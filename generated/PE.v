==> flow/design.v <==
module PE(
  input         clock,
  input         reset,
  input         io_en_weight_pass,
  input         io_en_weight_capture,
  input  [7:0]  io_in_act,
  input  [15:0] io_in_psum,
  output [7:0]  io_out_act,
  output [15:0] io_out_psum
);
  reg [7:0] weight_reg;  
  reg [7:0] out_act_reg;  
  reg [15:0] out_psum_reg;  
  wire [15:0] _T_1 = io_in_act * weight_reg;  
  wire [15:0] _T_3 = _T_1 + io_in_psum;  
  assign io_out_act = out_act_reg;  
  assign io_out_psum = out_psum_reg;  
  always @(posedge clock) begin
    if (reset) begin
      weight_reg <= 8'h0;
    end else if (io_en_weight_pass) begin
      if (io_en_weight_capture) begin
        weight_reg <= io_in_psum[7:0];
      end
    end
    if (reset) begin
      out_act_reg <= 8'h0;
    end else if (io_en_weight_pass) begin
      out_act_reg <= 8'h0;
    end else begin
      out_act_reg <= io_in_act;
    end
    if (reset) begin
      out_psum_reg <= 16'h0;
    end else if (io_en_weight_pass) begin
      out_psum_reg <= io_in_psum;
    end else begin
      out_psum_reg <= _T_3;
    end
  end
endmodule
Tool chain data of PE
Tool output for the design above, in the order of the flow.
Lines are those of the file above, counted from 1.
Operators: Yosys type, input widths -> output width; for muxes data width and select width s.
A cell with n/a has no value.
Set-up
  design top: PE
  clock input: clock
  cell library: sky130hd
  timing corner: tt_025C_1v80

After elaboration
Source: Yosys, flattened and elaborated, memories not mapped. Widths are those after wreduce. Registers that Yosys merges into a memory's read port (data or address) are not register bits. Print and check cells do not count. Equal cells are merged and count once.
Storage and ports
  bits in read-only memories: 0
  bits in writable memories: 0
  memories kept: 0
  output and inout port bits: 24
  elaborated cells: 8
  bits in latches: 0
  bits in registers: 32
  clocked read ports x word width: 0
Cells by class
  bitwise operators: 0
  $lt $le $gt $ge: 0
  multipliers: 1
  div/mod/pow operators: 0
  eq/ne operators: 0
  add/sub/neg operators: 1
  reductions and logical operators: 2
  shifts and indexed selects: 0
  multiplexer cells: 1
Operators with widths (count)
  $mul 8x8->16: 1
  $add 16x16->16: 1
  $mux 16: 1
  $reduce_and 2->1: 1
  $reduce_or 2->1: 1

Longest topological paths
Yosys ltp: most cells in a row. Word level: on the elaborated netlist, between registers, memories and ports. Mapped: between sequential cells and ports; inverters and the memories' decode and read muxes count.
Depth
  depth after elaboration: 3
  ABC_AREA: 0
  depth in mapped cells: 18
  depth with buffers taken out: 17

Synthesis result
The flow's flattened synthesis, as Yosys stat reports it; memories are mapped. The netlist is that of the ABC_AREA named above (0 if unset); the other value can give another one.
Cells by type
  sky130_fd_sc_hd__fa_1: count 50, area in all 1000.96 um2
  sky130_fd_sc_hd__dfxtp_1: count 32, area in all 640.614 um2
  sky130_fd_sc_hd__ha_1: count 35, area in all 437.92 um2
  sky130_fd_sc_hd__inv_1: count 98, area in all 367.853 um2
  sky130_fd_sc_hd__and2_1: count 40, area in all 250.24 um2
  sky130_fd_sc_hd__nand2_1: count 48, area in all 180.173 um2
  sky130_fd_sc_hd__a21oi_1: count 18, area in all 90.086 um2
  sky130_fd_sc_hd__mux2i_1: count 6, area in all 60.058 um2
  sky130_fd_sc_hd__nor2_1: count 15, area in all 56.304 um2
  sky130_fd_sc_hd__a21o_1: count 7, area in all 52.55 um2
  sky130_fd_sc_hd__xor2_1: count 6, area in all 52.55 um2
  sky130_fd_sc_hd__nand3_1: count 8, area in all 40.038 um2
  sky130_fd_sc_hd__nor2b_1: count 6, area in all 37.536 um2
  sky130_fd_sc_hd__o22ai_1: count 6, area in all 37.536 um2
  sky130_fd_sc_hd__xnor2_1: count 4, area in all 35.034 um2
  sky130_fd_sc_hd__clkbuf_1: count 8, area in all 30.029 um2
  sky130_fd_sc_hd__mux2_4: count 1, area in all 15.014 um2
  sky130_fd_sc_hd__nor3_1: count 3, area in all 15.014 um2
Not listed: further types 18, cells in them 23.
Synthesis totals
  flip-flop cells: 32
  buffers: 12
  standard cells after synthesis: 414
  sequential area: 0.0006406 mm2
  mapped area: 0.0035634 mm2

Timing after synthesis
OpenSTA on the mapped netlist: ideal clock, no wires. The path of least setup slack (recovery checks aside). Input and output delay are each 20% of the period. Register names are those of the netlist, which keeps one name where synthesis merged equal registers.
Path after synthesis
  kind: input -> register
  start point: in io_in_act[6]
  end point: reg out_psum_reg[15]
  arrival: 5.916 ns
  buffers on the path: 1
  setup slack: 2.472 ns
  stages: 16
  path delay: 4.335 ns
  clock period: 8.51 ns
  synthesis period reached: 6.038 ns
"path delay" = arrival - input delay + setup time.
"stages": output pins that drive a net of the path, with the launching flip-flop's if there is one; two outputs of one cell count as two.
"synthesis period reached" is the clock period less the worst setup slack; recovery checks do not enter. This is arithmetic on one report: input and output delays are still those of the set period (20% each).
The rows between start and end are the longest chain of elaborated cells between them; the timing report does not say that the signal goes this way. Where chains are equally long, one stands for them.
Each line given opens the expression or statement behind the cell; cells for indexed reads and writes are added by Yosys, which also makes memories of some case tables.
A register here has more assigning lines than the two given.
On the way, after synthesis
  cells stage by stage: sky130_fd_sc_hd__clkbuf_1 -> sky130_fd_sc_hd__nand2_1 -> sky130_fd_sc_hd__fa_1 -> sky130_fd_sc_hd__inv_1 -> sky130_fd_sc_hd__fa_1 -> sky130_fd_sc_hd__fa_1 -> sky130_fd_sc_hd__inv_1 -> sky130_fd_sc_hd__fa_1 -> sky130_fd_sc_hd__inv_1 -> sky130_fd_sc_hd__ha_1 -> sky130_fd_sc_hd__a21o_1 -> sky130_fd_sc_hd__a221o_1 -> sky130_fd_sc_hd__a21o_1 -> sky130_fd_sc_hd__or3_1 -> sky130_fd_sc_hd__a21o_1 -> sky130_fd_sc_hd__mux2_4
  length of the longest elaborated chain: 3
  elaborated cells between the ends (all ways): 3
  those cells by class: 1 x add/sub; 1 x mul; 1 x mux
RTL lines, path after synthesis
  from (decl): RTL line 6  | input  [7:0]  io_in_act,
  $mul 8x8->16: RTL line 14  | wire [15:0] _T_1 = io_in_act * weight_reg;
  $add 16x16->16: RTL line 15  | wire [15:0] _T_3 = _T_1 + io_in_psum;
  $mux 16: RTL line 35  | end else if (io_en_weight_pass) begin
  to (assign): RTL line 36  | out_psum_reg <= io_in_psum;
  to (assign): RTL line 38  | out_psum_reg <= _T_3;
  to (decl): RTL line 13  | reg [15:0] out_psum_reg;

Path in the finished layout
Path of least setup slack in the final report of job 1 (OpenROAD, finished layout, wires in). Where an end is a register, its clock arrival counts in the times.
Path post-layout
  kind: input -> register
  start point: in io_in_act[5]
  end point: reg out_psum_reg[15]
  clock period: 3.73 ns
  buffers on the path: 1
  arrival: 4.76 ns
  setup slack: -0.85 ns
  stages: 15
The rows between start and end are the longest chain of elaborated cells between them; the timing report does not say that the signal goes this way. Where chains are equally long, one stands for them.
A register here has more assigning lines than the two given.
On the way, post-layout
  cells stage by stage: sky130_fd_sc_hd__buf_8 -> sky130_fd_sc_hd__and2_4 -> sky130_fd_sc_hd__fa_2 -> sky130_fd_sc_hd__fa_1 -> sky130_fd_sc_hd__fa_1 -> sky130_fd_sc_hd__inv_2 -> sky130_fd_sc_hd__fa_1 -> sky130_fd_sc_hd__inv_2 -> sky130_fd_sc_hd__ha_4 -> sky130_fd_sc_hd__a21o_1 -> sky130_fd_sc_hd__a221o_1 -> sky130_fd_sc_hd__a21o_1 -> sky130_fd_sc_hd__or3_1 -> sky130_fd_sc_hd__a21o_1 -> sky130_fd_sc_hd__mux2_4
  length of the longest elaborated chain: 3
  elaborated cells between the ends (all ways): 3
  those cells by class: 1 x add/sub; 1 x mul; 1 x mux
RTL lines, path post-layout
  from (decl): RTL line 6  | input  [7:0]  io_in_act,
  $mul 8x8->16: RTL line 14  | wire [15:0] _T_1 = io_in_act * weight_reg;
  $add 16x16->16: RTL line 15  | wire [15:0] _T_3 = _T_1 + io_in_psum;
  $mux 16: RTL line 35  | end else if (io_en_weight_pass) begin
  to (assign): RTL line 36  | out_psum_reg <= io_in_psum;
  to (assign): RTL line 38  | out_psum_reg <= _T_3;
  to (decl): RTL line 13  | reg [15:0] out_psum_reg;

Measured data: module PE, platform sky130hd, 2 stored runs of the flow under differing settings, order arbitrary. Input and output delays are each 20% of the period that was set; the output load is 0.01 pF.
"achieved clock period": clock period set for the run, less the worst setup slack. It is reckoned from that one timing run; input and output delays stay at 20% of the period that was set.
"worst setup path time": the worst setup path's part of the clock period (all of it between registers, 20% less for each end at a port) less its slack. A launch clock that arrives late makes it longer, a capture clock that arrives late makes it shorter.
"power": no workload was simulated; the value follows from the tool's default switching activity.
[job 1] settings: period_ns=3.73, CAP_MARGIN=20, CORE_MARGIN=2, CORE_UTILIZATION=40, SLEW_MARGIN=20
[job 1] result: chip area after synthesis (Yosys) 0.0035634 mm2, die area 0.0096796 mm2, standard-cell area of the final layout 0.0051687 mm2, utilization 59.6%, worst setup slack after layout -0.845 ns, total negative slack -5.369 ns, worst hold slack 0.566 ns, power 1512 µW, achieved clock period 4.575 ns, worst setup path time 3.83 ns, worst setup path kind input -> register
[job 2] settings: period_ns=10.2, CORE_UTILIZATION=43, PLACE_DENSITY_LB_ADDON=0.08, CORE_MARGIN=8, CELL_PAD_IN_SITES_DETAIL_PLACEMENT=0, TNS_END_PERCENT=40, CTS_CLUSTER_DIAMETER=131, MAX_ROUTING_LAYER=met5, CAP_MARGIN=20, SLEW_MARGIN=20
[job 2] result: chip area after synthesis (Yosys) 0.0035634 mm2, die area 0.0114565 mm2, standard-cell area of the final layout 0.0042754 mm2, utilization 52.6%, worst setup slack after layout 3.410 ns, total negative slack 0.000 ns, worst hold slack 0.625 ns, power 464.4 µW, achieved clock period 6.790 ns, worst setup path time 4.75 ns, worst setup path kind input -> register
